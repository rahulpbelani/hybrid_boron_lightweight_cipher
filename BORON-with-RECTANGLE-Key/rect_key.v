==> flow/design.v <==
module key_rect (key_in, final_key, mux_out_key, count, clk, select, Ki);
  input [127:0]key_in;
  input clk,select;
  input [4:0]count;
  output reg [127:0] mux_out_key;
  output [63:0] Ki;
  output [127:0]final_key;
  wire [127:0]new_key;
  wire [31:0] array [3:0];
  wire [31:0] shift_array [3:0];
  wire [31:0] sbox_array [3:0];
  wire [31:0] after_xor_new;
  wire [127:0] shift_key1, shift_key2;
  wire [4:0] after_xor;
  always @ (posedge clk)
  begin
  mux_out_key = select ? key_in : final_key;
  end
  assign array [0] = mux_out_key[127:96];
  assign array [1] = mux_out_key[95:64];
  assign array [2] = mux_out_key[63:32];
  assign array [3] = mux_out_key[31:0];
  assign Ki = {mux_out_key[111:96], mux_out_key[79:64], mux_out_key[47:32], mux_out_key[15:0]};
  boronSbox sbox0 (mux_out_key[0], mux_out_key[32], mux_out_key[64], mux_out_key[96], new_key[0], new_key[32], new_key[64], new_key[96]);
  boronSbox sbox1 (mux_out_key[1], mux_out_key[33], mux_out_key[65], mux_out_key[97], new_key[1], new_key[33], new_key[65], new_key[97]);
  boronSbox sbox2 (mux_out_key[2], mux_out_key[34], mux_out_key[66], mux_out_key[98], new_key[2], new_key[34], new_key[66], new_key[98]);
  boronSbox sbox3 (mux_out_key[3], mux_out_key[35], mux_out_key[67], mux_out_key[99], new_key[3], new_key[35], new_key[67], new_key[99]);
  boronSbox sbox4 (mux_out_key[4], mux_out_key[36], mux_out_key[68], mux_out_key[100], new_key[4], new_key[36], new_key[68], new_key[100]);
  boronSbox sbox5 (mux_out_key[5], mux_out_key[37], mux_out_key[69], mux_out_key[101], new_key[5], new_key[37], new_key[69], new_key[101]);
  boronSbox sbox6 (mux_out_key[6], mux_out_key[38], mux_out_key[70], mux_out_key[102], new_key[6], new_key[38], new_key[70], new_key[102]);
  boronSbox sbox7 (mux_out_key[7], mux_out_key[39], mux_out_key[71], mux_out_key[103], new_key[7], new_key[39], new_key[71], new_key[103]);
  assign sbox_array [0] = {mux_out_key[127:104], new_key[103:96]};
  assign sbox_array [1] = {mux_out_key[95:72], new_key[71:64]};
  assign sbox_array [2] = {mux_out_key[63:40], new_key[39:32]};
  assign sbox_array [3] = {mux_out_key[31:8], new_key[7:0]};
  assign shift_key1 = {sbox_array[0][23:0], sbox_array[0][31:24]};
  assign shift_key2 = {sbox_array[2][15:0], sbox_array[2][31:16]};
  assign shift_array [0] = shift_key1 ^ sbox_array [1];
  assign shift_array [1] = sbox_array [2];
  assign shift_array [2] = shift_key2 ^ sbox_array [3];
  assign shift_array [3] = sbox_array [0];
  assign after_xor = shift_array [0][4:0] ^ count;
  assign after_xor_new = {shift_array [0][31:5], after_xor};
  assign final_key = {after_xor_new, shift_array[1], shift_array[2], shift_array[3]};
endmodule
module boronSbox (x3, x2, x1, x0, y3, y2, y1, y0); 
input x3, x2, x1, x0;
output y3, y2, y1, y0;
wire n0, n1, n2, n3, a,b,c,d,e,f,g,h,i,j, t1,t2,t3,t4,t5,t6,t7,t8,t9,t10,t11,t12,t13,t14,t15, or1, or2, or3, 
or4, or5, or6, or7, or8, or9, or10, or11, or12, or13, w1, w2, w3, w4, w5, w6; 
not (n3, x3);
not (n2, x2);
not (n1, x1);
not (n0, x0);
and (h, n3, n2);  
and (g, x1, x0);  
and (i, n3, x2); 
and (d, n1, n0); 
and (e, x2,x0);  
and (w1, n2, n1);
and (j, w1, n0);
and (w2, x3, x2);
and (f, w2, x1);
and (a, h, n0);
and (b, d, n3);
and (w3, x3, x1);
and (c, w3, x0);
and (t1, h, x1);
and (t2, n2, g);
and (t3, i, n1);
and (w4, x2, n1);
and (t4, w4, x0);
and (t5, x3, j);
and (t6, f, n0);
or (or1, t1, t2);
or (or2, or1, t3);
or (or3, or2, t4);
or (or4, or3, t5);
or (y0, or4, t6);
and (t7, x2, g);
and (w5, x3, n2);
and (t8, w5, x0);
or (or5, a, b);
or (or6, or5, t7);
or (or7, or6, t8);
or (y1, or7, f);
and (t9, h, n1);
and (t10, i, n0);
and (t11, x3, e);
or (or8, t9, j);
or (or9, or8, t10);
or (or10, or9, c);
or (y2, or10, t11);
and (t12, n3, e);
and (t13, x3, d);
and (t14, c, n2);
and (w6, n3, x1);
and (t15, w6, n0);
or (or11, a, t15);
or (or12, or11, t12);
or (or13, or12, t13);
or (y3, or13, t14);
endmodule
Reports on key_rect:

Tool output for the design above, in the order of the flow.
Lines are those of the file above, counted from 1.
Operators: Yosys type, input widths -> output width; for muxes data width and select width s.
The mark -- stands for no value.

* design top: key_rect
* clock: clk
* cell library: sky130hd
* timing corner: tt_025C_1v80

Word level:

Source: Yosys, flattened and elaborated. Widths are those after wreduce; folded enables and synchronous resets count as part of the registers. Registers that Yosys merges into a memory's read port (data or address) are not register bits. Print and check cells do not count. Equal cells are merged and count once.

* flip-flop bits (word level): 128
* input port bits: 135
* output and inout bits: 320
* cells after elaboration: 421

* muxes and demuxes: 1
* bitwise logic cells: 419

Operators by type and width (count)
* $and 1x1->1: 248
* $or 1x1->1: 136
* $mux 128: 1
* $xor 32x32->32: 2
* $not 1->1: 32
* $xor 5x5->5: 1

Longest topological paths:

Yosys ltp: most cells in a row. Word level: on the elaborated netlist, between registers, memories and ports. Mapped: between sequential cells and ports; inverters and the memories' decode and read muxes count.

* word-level depth: 11
* ABC_AREA: 0
* gate-level depth with buffers: 5

After synthesis:

Yosys stat after the flow's synthesis: flattened, memories mapped to cells. It holds for the ABC_AREA given above (unset counts as 0); a run with the other value may have another netlist.
The area totals of this step are shown rounded.

* cell count: 698
* cell area after synthesis: 7010 µm²
* mapped flip-flops: 128

Cell types
* sky130_fd_sc_hd__dfxtp_1: count 128, total area 2.56E+03 µm²
* sky130_fd_sc_hd__buf_4: count 160, total area 1.2E+03 µm²
* sky130_fd_sc_hd__mux2_2: count 107, total area 1.2E+03 µm²
* sky130_fd_sc_hd__xor2_1: count 61, total area 534.262 µm²
* sky130_fd_sc_hd__xnor2_1: count 24, total area 210.202 µm²
* sky130_fd_sc_hd__o211ai_1: count 15, total area 112.608 µm²
* sky130_fd_sc_hd__nand2_1: count 29, total area 108.854 µm²
* sky130_fd_sc_hd__nand2b_1: count 15, total area 93.84 µm²
* sky130_fd_sc_hd__nor2b_1: count 15, total area 93.84 µm²
* sky130_fd_sc_hd__buf_2: count 17, total area 85.082 µm²
* sky130_fd_sc_hd__nor2_1: count 21, total area 78.826 µm²
* sky130_fd_sc_hd__o21ai_0: count 15, total area 75.072 µm²
* sky130_fd_sc_hd__a311oi_1: count 8, total area 70.067 µm²
* sky130_fd_sc_hd__and3b_1: count 8, total area 70.067 µm²
* sky130_fd_sc_hd__mux2i_1: count 7, total area 70.067 µm²
* sky130_fd_sc_hd__o211a_1: count 7, total area 70.067 µm²
* sky130_fd_sc_hd__a211o_1: count 7, total area 61.309 µm²
* sky130_fd_sc_hd__a211oi_1: count 8, total area 60.058 µm²

Not listed: further types 13, cells in them 46.
The figures by module come from a second, unflattened synthesis with its own total; it is not the netlist above.

* cells (unflattened synthesis): 633
* area total of the unflattened synthesis: 6940 µm²

Rows give one instance, submodules left out.

By module
* key_rect: instances 1, cells 473, area 5950 µm², seq. area 2560 µm²
* boronSbox: instances 8, cells 20, area 124 µm², seq. area 0.0 µm²

Path before layout:

OpenSTA on the mapped netlist: ideal clock, no wires. The path of least setup slack (recovery checks aside). Input and output delay are each 20% of the period. Register names are those of the netlist, which keeps one name where synthesis merged equal registers.

* kind: reg-to-output
* from: reg mux_out_key[39]
* to: out final_key[55]
* clock period: 1.56 ns
* external output delay: 0.312 ns
* time at the first pin: 0.000 ns
* arrival time: 1.257 ns
* path slack: -0.009 ns
* path delay: 1.257 ns
* stages: 5
* synthesis period reached: 1.569 ns

"path delay" is the arrival time less input delay plus setup time.
At an output port there is no setup time.
"stages": output pins that drive a net of the path, with the launching flip-flop's if there is one; two outputs of one cell count as two.
"synthesis period reached" = period - worst setup slack (recovery checks aside). The figure is calculated, with input and output delays left at 20% of the set period.
Between the ends stands the longest chain of elaborated cells between them, by number of cells; it is not shown to be the way that was timed. Of several equally long chains one is given.
A line is the first line of the expression or statement that the cell stems from. Yosys adds cells for indexed reads and writes and turns some case tables into memories.

* path through: sky130_fd_sc_hd__dfxtp_1 sky130_fd_sc_hd__buf_6 sky130_fd_sc_hd__mux2_2 sky130_fd_sc_hd__o211ai_2 sky130_fd_sc_hd__xor2_1
* length of the longest elaborated chain: 8

RTL lines, path after synthesis
* from (decl): line 5 `output reg [127:0] mux_out_key;`
* from (assign): line 17 `mux_out_key = select ? key_in : final_key;`
* $not 1->1: line 52 `not (n2, x2);`
* $and 1x1->1: line 55 `and (h, n3, n2);`
* $and 1x1->1: line 87 `and (t9, h, n1);`
* $or 1x1->1: line 90 `or (or8, t9, j);`
* $or 1x1->1: line 91 `or (or9, or8, t10);`
* $or 1x1->1: line 92 `or (or10, or9, c);`
* $or 1x1->1: line 93 `or (y2, or10, t11);`
* $xor 32x32->32: line 40 `assign shift_array [2] = shift_key2 ^ sbox_array [3];`
* to (decl): line 7 `output [127:0]final_key;`

Some nets on the timed path still bear RTL names; the line given drives or declares the net.

Named nets, after synthesis (line)
* sbox7.y2: 93

Path in the finished layout:

Path of least setup slack in the final report of run B (OpenROAD, finished layout, wires in). Where an end is a register, its clock arrival counts in the times.

* kind: reg-to-output
* from: reg mux_out_key[102]
* to: out final_key[38]
* clock period: 1.32 ns
* external output delay: 0.26 ns
* time at the first pin: 0.44 ns
* arrival time: 2.33 ns
* path slack: -1.27 ns
* stages: 7

Between the ends stands the longest chain of elaborated cells between them, by number of cells; it is not shown to be the way that was timed. Of several equally long chains one is given.

* path through: sky130_fd_sc_hd__dfxtp_4 sky130_fd_sc_hd__buf_4 sky130_fd_sc_hd__nor2_1 sky130_fd_sc_hd__o21ai_4 sky130_fd_sc_hd__nand2_2 sky130_fd_sc_hd__xor2_2 sky130_fd_sc_hd__buf_4
* length of the longest elaborated chain: 7

RTL lines, path post-layout
* from (decl): line 5 `output reg [127:0] mux_out_key;`
* from (assign): line 17 `mux_out_key = select ? key_in : final_key;`
* $not 1->1: line 54 `not (n0, x0);`
* $and 1x1->1: line 64 `and (a, h, n0);`
* $or 1x1->1: line 99 `or (or11, a, t15);`
* $or 1x1->1: line 100 `or (or12, or11, t12);`
* $or 1x1->1: line 101 `or (or13, or12, t13);`
* $or 1x1->1: line 102 `or (y3, or13, t14);`
* $xor 32x32->32: line 40 `assign shift_array [2] = shift_key2 ^ sbox_array [3];`
* to (decl): line 7 `output [127:0]final_key;`

## Implementation results

Measured results for key_rect: 2 stored runs of the Yosys and OpenROAD flow on sky130hd. The settings differ; the order carries no meaning. The constraints put input and output delay at 20% of the set period each and load the outputs with 0.01 pF.
By "period reached" is meant the clock period of the run minus its worst setup slack. This is arithmetic on one report: input and output delays are still those of the set period (20% each).
"allowed time less slack (worst setup path)": the worst setup path's part of the clock period (all of it between registers, 20% less for each end at a port) less its slack. A launch clock that arrives late makes it longer, a capture clock that arrives late makes it shorter.
By "total design power" is meant OpenSTA's value without simulated activity: inputs other than the clock are taken to toggle once in ten clock periods, and the tool carries that through the logic.
Values from the reports are rounded here.

### Run A

==> flow/run.sh <==
#!/bin/bash
# the make line also repeats the synthesis and layout settings of config.mk as NAME=value (left out here)
make -C /OpenROAD-flow-scripts/flow DESIGN_CONFIG=/design/flow/config.mk WORK_HOME=/design/flow/orfs CLKGATE_MAP_FILE= finish
==> flow/config.mk <==
export PLATFORM = sky130hd
export DESIGN_NAME = key_rect
export DESIGN_NICKNAME = key_rect
export VERILOG_FILES = /design/flow/design.v
export SDC_FILE = /design/flow/constraint.sdc
export NUM_CORES = 4
export LEC_CHECK = 0
export CAP_MARGIN = 20
export CELL_PAD_IN_SITES_DETAIL_PLACEMENT = 2
export CELL_PAD_IN_SITES_GLOBAL_PLACEMENT = 3
export CORE_ASPECT_RATIO = 0.54
export CORE_MARGIN = 2
export CORE_UTILIZATION = 50
export CTS_CLUSTER_DIAMETER = 30
export CTS_CLUSTER_SIZE = 65
export GPL_ROUTABILITY_DRIVEN = 0
export HOLD_SLACK_MARGIN = 0.16
export MAX_ROUTING_LAYER = met5
export PLACE_DENSITY = 0.73
export SETUP_SLACK_MARGIN = 0.1
export SLEW_MARGIN = 40
==> flow/constraint.sdc <==
create_clock -name core_clock -period 2.21 [get_ports {clk}]
set_input_delay 0.4420 -clock core_clock [delete_from_list [all_inputs] [get_ports {clk}]]
set_output_delay 0.4420 -clock core_clock [all_outputs]
set_load 0.01 [all_outputs]

Outcome of run A: no final report: placement broke off with GPL-0301

### Run B

==> flow/run.sh <==
#!/bin/bash
# the make line also repeats the synthesis and layout settings of config.mk as NAME=value (left out here)
make -C /OpenROAD-flow-scripts/flow DESIGN_CONFIG=/design/flow/config.mk WORK_HOME=/design/flow/orfs CLKGATE_MAP_FILE= finish
==> flow/config.mk <==
export PLATFORM = sky130hd
export DESIGN_NAME = key_rect
export DESIGN_NICKNAME = key_rect
export VERILOG_FILES = /design/flow/design.v
export SDC_FILE = /design/flow/constraint.sdc
export NUM_CORES = 4
export LEC_CHECK = 0
export CAP_MARGIN = 10
export CELL_PAD_IN_SITES_DETAIL_PLACEMENT = 0
export CELL_PAD_IN_SITES_GLOBAL_PLACEMENT = 0
export CORE_MARGIN = 10
export CORE_UTILIZATION = 44
export MAX_ROUTING_LAYER = met5
export PLACE_DENSITY_LB_ADDON = 0.09
export SLEW_MARGIN = 40
==> flow/constraint.sdc <==
create_clock -name core_clock -period 1.32 [get_ports {clk}]
set_input_delay 0.2640 -clock core_clock [delete_from_list [all_inputs] [get_ports {clk}]]
set_output_delay 0.2640 -clock core_clock [all_outputs]
set_load 0.01 [all_outputs]

Results of run B:
- Utilization after routing: 95.9%
- Chip area in the Yosys report: 7010 µm²
- Setup slack of the worst path: -1.27 ns
- Die area: 21400 µm²
- Total design power: 0.0598 W
- Total negative setup slack: -76.2 ns
- Period reached: 2.592 ns
- Allowed time less slack (worst setup path): 2.33 ns
- Kind of the worst setup path: reg-to-output
- Area of the standard cells in the finished layout: 15100 µm²
- Final worst hold slack: 0.305 ns
