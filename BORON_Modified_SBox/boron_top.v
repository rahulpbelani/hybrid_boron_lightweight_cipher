==> flow/design.v <==
module block_shuffle (so, bso);
input [15:0] so;
output [15:0] bso;
assign bso[3:0] = so[11:8];
assign bso[7:4] = so[15:12];
assign bso[11:8] = so[3:0];
assign bso[15:12] = so[7:4];
endmodule
module counter (clk,reset,count);
  input clk;
  input reset;
  output reg [4:0]count;
  always @(posedge clk)
    begin
      if(reset)
        count<=5'b00000;
      else
        count<=count+5'b00001;
    end
endmodule
module boronSbox (x3, x2, x1, x0, y3, y2, y1, y0); 
input x3, x2, x1, x0;
output y3, y2, y1, y0;
wire n0, n1, n2, n3, a,b,c,d,e,f,g,h,i,j, t1,t2,t3,t4,t5,t6,t7,t8,t9,t10,t11,t12,t13,t14,t15, or1, or2, or3, 
or4, or5, or6, or7, or8, or9, or10, or11, or12, or13, w1, w2, w3, w4, w5, w6; 
not (n3, x3);
not (n2, x2);
not (n1, x1);
not (n0, x0);
and (h, n3, n2);  
and (g, x1, x0);  
and (i, n3, x2); 
and (d, n1, n0); 
and (e, x2,x0);  
and (w1, n2, n1);
and (j, w1, n0);
and (w2, x3, x2);
and (f, w2, x1);
and (a, h, n0);
and (b, d, n3);
and (w3, x3, x1);
and (c, w3, x0);
and (t1, h, x1);
and (t2, n2, g);
and (t3, i, n1);
and (w4, x2, n1);
and (t4, w4, x0);
and (t5, x3, j);
and (t6, f, n0);
or (or1, t1, t2);
or (or2, or1, t3);
or (or3, or2, t4);
or (or4, or3, t5);
or (y0, or4, t6);
and (t7, x2, g);
and (w5, x3, n2);
and (t8, w5, x0);
or (or5, a, b);
or (or6, or5, t7);
or (or7, or6, t8);
or (y1, or7, f);
and (t9, h, n1);
and (t10, i, n0);
and (t11, x3, e);
or (or8, t9, j);
or (or9, or8, t10);
or (or10, or9, c);
or (y2, or10, t11);
and (t12, n3, e);
and (t13, x3, d);
and (t14, c, n2);
and (w6, n3, x1);
and (t15, w6, n0);
or (or11, a, t15);
or (or12, or11, t12);
or (or13, or12, t13);
or (y3, or13, t14);
endmodule
module boron_top (clk, plain_txt, key_in, cipher_txt, select, count1, reset);
input [63:0] plain_txt;
input [127:0] key_in;
input clk, select, reset;
output reg [63:0] cipher_txt;
wire [127:0] final_key,mux_out_key;
wire [63:0] so, xor_op, rpo, bso; 
wire [63:0] si;
wire [63:0] RKi;
wire [4:0] count;
output [4:0] count1;
reg [63:0]mux_out;
assign count1 = count;
always @(posedge clk)
begin
mux_out = select ? plain_txt : xor_op;
if (count==5'b11000)
begin	
	cipher_txt = final_key[63:0] ^ xor_op;
end
else
begin
	cipher_txt = xor_op;
end
end
assign si = mux_out ^ RKi;
counter c2 (clk, reset, count);
key_boron k1(key_in, final_key, count, clk, select, RKi);
boronSbox s1 (si[3], si[2], si[1], si[0], so[3], so[2], so[1], so[0]);
boronSbox s2 (si[7], si[6], si[5], si[4], so[7], so[6], so[5], so[4]);
boronSbox s3 (si[11], si[10], si[9], si[8], so[11], so[10], so[9], so[8]);
boronSbox s4 (si[15], si[14], si[13], si[12], so[15], so[14], so[13], so[12]);
boronSbox s5 (si[19], si[18], si[17], si[16], so[19], so[18], so[17], so[16]);
boronSbox s6 (si[23], si[22], si[21], si[20], so[23], so[22], so[21], so[20]);
boronSbox s7 (si[27], si[26], si[25], si[24], so[27], so[26], so[25], so[24]);
boronSbox s8 (si[31], si[30], si[29], si[28], so[31], so[30], so[29], so[28]);
boronSbox s9 (si[35], si[34], si[33], si[32], so[35], so[34], so[33], so[32]);
boronSbox s10 (si[39], si[38], si[37], si[36], so[39], so[38], so[37], so[36]);
boronSbox s11 (si[43], si[42], si[41], si[40], so[43], so[42], so[41], so[40]);
boronSbox s12 (si[47], si[46], si[45], si[44], so[47], so[46], so[45], so[44]);
boronSbox s13 (si[51], si[50], si[49], si[48], so[51], so[50], so[49], so[48]);
boronSbox s14 (si[55], si[54], si[53], si[52], so[55], so[54], so[53], so[52]);
boronSbox s15 (si[59], si[58], si[57], si[56], so[59], so[58], so[57], so[56]);
boronSbox s16 (si[63], si[62], si[61], si[60], so[63], so[62], so[61], so[60]);
block_shuffle b1 (so[15:0], bso[15:0]);
block_shuffle b2 (so[31:16], bso[31:16]);
block_shuffle b3 (so[47:32], bso[47:32]);
block_shuffle b4 (so[63:48], bso[63:48]);
round_p r1 (bso, rpo);   
boron_xor r2 (rpo, xor_op);   
endmodule
module boron_xor (rpo, xor_op);
input [63:0] rpo;
output [63:0] xor_op;
assign xor_op[63:48] = rpo[63:48] ^ rpo[47:32] ^ rpo[15:0];
assign xor_op[47:32] = rpo[47:32] ^ rpo[15:0];
assign xor_op[31:16] = rpo[63:48] ^ rpo[31:16];
assign xor_op[15:0] = rpo[63:48] ^ rpo[31:16] ^ rpo[15:0];
endmodule
module key_boron (key_in,final_key,count,clk, select,RKi);
  input [127:0]key_in;
  input clk,select;
  input [4:0]count;
  output [127:0]final_key;
  wire [3:0]key1,key2;
  wire [4:0]key3;
  wire [127:0]shifted_key;
  wire [3:0]new_key1;
  wire [3:0]new_key2;
  wire [4:0]new_key3;
  reg [127:0] mux_out_key;
  output [63:0] RKi;
  always @ (posedge clk)
  begin
  mux_out_key = select? key_in : final_key;
  end
  assign shifted_key = {mux_out_key[114:0],mux_out_key[127:115]};
  assign key1 = shifted_key[3:0];
  assign key2 = shifted_key[7:4];
  assign key3 = shifted_key[63:59];
  assign RKi = mux_out_key[63:0];
  boronSbox sbox1 (key1[3], key1[2], key1[1], key1[0], new_key1[3], new_key1[2], new_key1[1], new_key1[0]);
  boronSbox sbox2 (key2[3], key2[2], key2[1], key2[0], new_key2[3], new_key2[2], new_key2[1], new_key2[0]);
  assign new_key3 = key3^count;
  assign final_key={shifted_key[127:64],new_key3,shifted_key[58:8],new_key2,new_key1};
endmodule
module round_p (bso, rpo);
input [63:0] bso;
output [63:0] rpo;
wire [15:0] a,b,c,d;
assign d ={bso[54:48],bso[63:55]};
assign c ={bso[40:32],bso[47:41]};
assign b ={bso[27:16],bso[31:28]};
assign a ={bso[14:0],bso[15]};
assign rpo = {d, c, b, a};
endmodule
---- Step by step through the tools: boron_top ----
Tool output for the design above, in the order of the flow.
Line numbers count from 1 in the design file above.
Operators carry their Yosys type and port widths (W data, S select, Z words).
Library cell names are shortened.
Not given: -
set-up
  top ..................................... boron_top
  clock ................................... clk
  library ................................. sky130hd
  timing corner ........................... tt_025C_1v80

---- After elaboration ----
Yosys after proc, flatten, opt, wreduce and memory -nomap, before mapping. Enables and synchronous resets that opt folds into registers are not counted as muxes. Memory bits, and registers merged into a memory's read port (data or address), are not among the register bits. Print and check cells are not counted. Equal cells are merged and count once.
storage and ports
  register bits after elaboration ......... 261
  bits of input ports ..................... 195
  output and inout bits ................... 69
  elaborated cells ........................ 953
cells by class
  add/sub/neg operators ................... 1
  equality and inequality tests ........... 1
  multiplexer cells ....................... 3
  bitwise operators ....................... 944
operators by type and width
  cell                   number
  $and A1 B1 Y1          558
  $or A1 B1 Y1           306
  $xor A64 B64 Y64       2
  $mux W128              1
  $mux W64               2
  $xor A16 B16 Y16       5
  $not A1 Y1             72
  $add A5 B1 Y5 const B  1
  $eq A5 B5 Y1 const B   1
  $xor A5 B5 Y5          1

---- Longest topological paths ----
Depth = most cells in a row (Yosys ltp): at word level without a register or memory, in the mapped netlist without a sequential cell, where the memories' decode and read muxes count.
depth
  depth in word-level cells ............... 13
  ABC_AREA ................................ 0
  depth in mapped cells ................... 8
  gate-level depth less buffers ........... 6

---- Synthesis result ----
The flow's flattened synthesis, as Yosys stat reports it; memories are mapped. The netlist is that of the ABC_AREA named above (0 if unset); the other value can give another one.
cell types
  cell      number  area in all (um2)
  dfxtp_1   261     5.23E+03
  mux2_2    144     1.62E+03
  xnor2_1   154     1.35E+03
  xor2_1    91      797.014
  nand2_1   141     529.258
  xnor2_2   22      357.843
  a211oi_1  36      270.259
  o21ai_0   45      225.216
  nor2_1    49      183.926
  o211ai_1  23      172.666
  xnor3_1   6       135.13
  nor3_1    25      125.12
  xor3_1    5       118.864
  xor2_2    7       113.859
  a21oi_1   22      110.106
  clkbuf_1  29      108.854
  nand3_1   21      105.101
  a221oi_2  5       75.072
Other cell types: 41; their cells: 113.
synthesis totals
  standard cells after synthesis .......... 1,199
  chip area (Yosys) ....................... 12,525.8 um2
  area of sequential cells ................ 5,225.0 um2
  flip-flops .............................. 261
  buffer cells ............................ 35
The figures by module come from a second, unflattened synthesis with its own total; it is not the netlist above.
unflattened totals
  cell total of the unflattened synthesis .. 1,382
  area (unflattened synthesis) ............ 14,750.4 um2
Rows give one instance, submodules left out.
modules
  module         times used  cells  area (um2)  sequential area (um2)
  boron_top      1           478    5,494.0     2,562.5
  key_boron      1           334    4,668.2     2,562.5
  boronSbox      18          20     132.6       0.0
  boron_xor      1           64     1,044.8     0.0
  block_shuffle  4           16     120.1       0.0
  round_p        1           64     480.5       0.0
  counter        1           18     195.2       100.1

---- Worst setup path after synthesis ----
OpenSTA on the mapped netlist: ideal clock, no wires. The path of least setup slack (recovery checks aside). Input and output delay are each 20% of the period. Register names are those of the netlist, which keeps one name where synthesis merged equal registers.
path after synthesis
  path type ............................... register to register
  from .................................... register k1.mux_out_key[16]
  to ...................................... register cipher_txt[12]
  clock period ............................ 2.03 ns
  setup time .............................. 0.131 ns
  launch time at the first pin ............ 0.000 ns
  arrival ................................. 1.875 ns
  required time ........................... 1.899 ns
  path slack .............................. 0.024 ns
  delay of the path ....................... 2.006 ns
  driving pins on the path ................ 8
  path buffers ............................ 1
  period reached after synthesis .......... 2.006 ns
"delay of the path" is the arrival time less input delay plus setup time.
"driving pins on the path": output pins that drive a net of the path, with the launching flip-flop's if there is one; two outputs of one cell count as two.
"period reached after synthesis" is the clock period less the worst setup slack; recovery checks do not enter. This is arithmetic on one report: input and output delays are still those of the set period (20% each).
Between the ends stands the longest chain of elaborated cells between them, by number of cells; it is not shown to be the way that was timed. Of several equally long chains one is given.
A line is the first line of the expression or statement that the cell stems from. Yosys adds cells for indexed reads and writes and turns some case tables into memories.
on the way, after synthesis
  path through ............................ dfxtp_1 > xnor2_1 > nand2_1 > xnor2_1 > and3_1 > or2_1 > clkbuf_1 > xor3_1
  length of the longest elaborated chain .. 12
  elaborated cells between the ends (all ways) .. 17
  those cells by class .................... mux: 1; logic: 16
ends and longest elaborated chain, after synthesis
  element              RTL line  RTL
  from (decl)          149       reg [127:0] mux_out_key;
  from (assign)        153       mux_out_key = select? key_in : final_key;
  $xor A64 B64 Y64     104       assign si = mux_out ^ RKi;
  $and A1 B1 Y1        31        and (g, x1, x0);
  $and A1 B1 Y1        44        and (t2, n2, g);
  $or A1 B1 Y1         50        or (or1, t1, t2);
  $or A1 B1 Y1         51        or (or2, or1, t3);
  $or A1 B1 Y1         52        or (or3, or2, t4);
  $or A1 B1 Y1         53        or (or4, or3, t5);
  $or A1 B1 Y1         54        or (y0, or4, t6);
  $xor A16 B16 Y16 x2  136       assign xor_op[15:0] = rpo[63:48] ^ rpo[31:16] ^ rpo[15:0];
  $xor A64 B64 Y64     97        cipher_txt = final_key[63:0] ^ xor_op;
  $mux W64             95        if (count==5'b11000)
  to (assign)          97
  to (assign)          101       cipher_txt = xor_op;
  to (decl)            83        output reg [63:0] cipher_txt;

---- Worst path after layout ----
Path of least setup slack in the final report of job 1 (OpenROAD, finished layout, wires in). Where an end is a register, its clock arrival counts in the times.
path post-layout
  path type ............................... register to register
  from .................................... register k1.mux_out_key[51]
  to ...................................... register cipher_txt[3]
  clock period ............................ 4.18 ns
  setup time .............................. 0.14 ns
  launch time at the first pin ............ 0.53 ns
  arrival ................................. 2.91 ns
  required time ........................... 4.57 ns
  path slack .............................. 1.66 ns
  driving pins on the path ................ 7
  path buffers ............................ 0
Between the ends stands the longest chain of elaborated cells between them, by number of cells; it is not shown to be the way that was timed. Of several equally long chains one is given.
on the way, post-layout
  path through ............................ dfxtp_1 > xnor2_2 > xnor2_1 > a211oi_2 > xor2_1 > xnor2_1 > xor2_1
  length of the longest elaborated chain .. 12
  elaborated cells between the ends (all ways) .. 17
  those cells by class .................... mux: 1; logic: 16
ends and longest elaborated chain, post-layout
  element              RTL line  RTL
  from (decl)          149       reg [127:0] mux_out_key;
  from (assign)        153       mux_out_key = select? key_in : final_key;
  $xor A64 B64 Y64     104       assign si = mux_out ^ RKi;
  $not A1 Y1           26        not (n3, x3);
  $and A1 B1 Y1        30        and (h, n3, n2);
  $and A1 B1 Y1        62        and (t9, h, n1);
  $or A1 B1 Y1         65        or (or8, t9, j);
  $or A1 B1 Y1         66        or (or9, or8, t10);
  $or A1 B1 Y1         67        or (or10, or9, c);
  $or A1 B1 Y1         68        or (y2, or10, t11);
  $xor A16 B16 Y16 x2  136       assign xor_op[15:0] = rpo[63:48] ^ rpo[31:16] ^ rpo[15:0];
  $xor A64 B64 Y64     97        cipher_txt = final_key[63:0] ^ xor_op;
  $mux W64             95        if (count==5'b11000)
  to (assign)          97
  to (assign)          101       cipher_txt = xor_op;
  to (decl)            83        output reg [63:0] cipher_txt;

Flow measurements of boron_top on sky130hd: 2 stored runs with different settings, listed in no order. Input and output delays are each 20% of the period that was set; the output load is 0.01 pF.
"clock period reached" means the clock period less the worst setup slack. The figure is calculated, with input and output delays left at 20% of the set period.
"allowed time less slack (worst setup path)" means the part of the period allowed to the worst setup path (the constraints hold back 20% at inputs and 20% at outputs) less its slack; where the path has registers, the arrival times of their clocks count too.
"power" rests on the timing tool's default activity at the inputs, not on a simulated workload.

======== job 1 ========
==> flow/run.sh <==
#!/bin/bash
# the make line also repeats the synthesis and layout settings of config.mk as NAME=value (left out here)
make -C /OpenROAD-flow-scripts/flow DESIGN_CONFIG=/design/flow/config.mk WORK_HOME=/design/flow/orfs CLKGATE_MAP_FILE= finish
==> flow/config.mk <==
export PLATFORM = sky130hd
export DESIGN_NAME = boron_top
export DESIGN_NICKNAME = boron_top
export VERILOG_FILES = /design/flow/design.v
export SDC_FILE = /design/flow/constraint.sdc
export NUM_CORES = 4
export LEC_CHECK = 0
export CAP_MARGIN = 20
export CORE_MARGIN = 8
export CORE_UTILIZATION = 60
export CTS_CLUSTER_DIAMETER = 359
export PLACE_DENSITY_LB_ADDON = 0.16
export SLEW_MARGIN = 20
export TNS_END_PERCENT = 40
==> flow/constraint.sdc <==
create_clock -name core_clock -period 4.18 [get_ports {clk}]
set_input_delay 0.8360 -clock core_clock [delete_from_list [all_inputs] [get_ports {clk}]]
set_output_delay 0.8360 -clock core_clock [all_outputs]
set_load 0.01 [all_outputs]

-------- measured, job 1 --------
  worst hold slack after layout ........... 0.454 ns
  summed negative setup slack ............. 0.000 ns
  worst slack on setup checks ............. 1.662 ns
  std-cell area (final layout) ............ 16,343.2 um2
  clock period reached .................... 2.518 ns
  die size ................................ 25,755.4 um2
  utilization after routing ............... 0.787
  power ................................... 18,027 µW
  allowed time less slack (worst setup path) .. 2.52 ns
  kind of the worst setup path ............ register to register
  cell area after synthesis ............... 12,525.8 um2

======== job 2 ========
==> flow/run.sh <==
#!/bin/bash
# the make line also repeats the synthesis and layout settings of config.mk as NAME=value (left out here)
make -C /OpenROAD-flow-scripts/flow DESIGN_CONFIG=/design/flow/config.mk WORK_HOME=/design/flow/orfs CLKGATE_MAP_FILE= finish
==> flow/config.mk <==
export PLATFORM = sky130hd
export DESIGN_NAME = boron_top
export DESIGN_NICKNAME = boron_top
export VERILOG_FILES = /design/flow/design.v
export SDC_FILE = /design/flow/constraint.sdc
export NUM_CORES = 4
export LEC_CHECK = 0
export ABC_AREA = 0
export CAP_MARGIN = 35
export CELL_PAD_IN_SITES_GLOBAL_PLACEMENT = 0
export CORE_ASPECT_RATIO = 0.79
export CORE_MARGIN = 6
export CORE_UTILIZATION = 58
export GPL_ROUTABILITY_DRIVEN = 0
export GPL_TIMING_DRIVEN = 0
export MIN_ROUTING_LAYER = met2
export PLACE_DENSITY = 0.68
export SLEW_MARGIN = 20
==> flow/constraint.sdc <==
create_clock -name core_clock -period 1.48 [get_ports {clk}]
set_input_delay 0.2960 -clock core_clock [delete_from_list [all_inputs] [get_ports {clk}]]
set_output_delay 0.2960 -clock core_clock [all_outputs]
set_load 0.01 [all_outputs]

-------- job 2 --------
  stopped before the end: clock tree synthesis reported DPL-0038
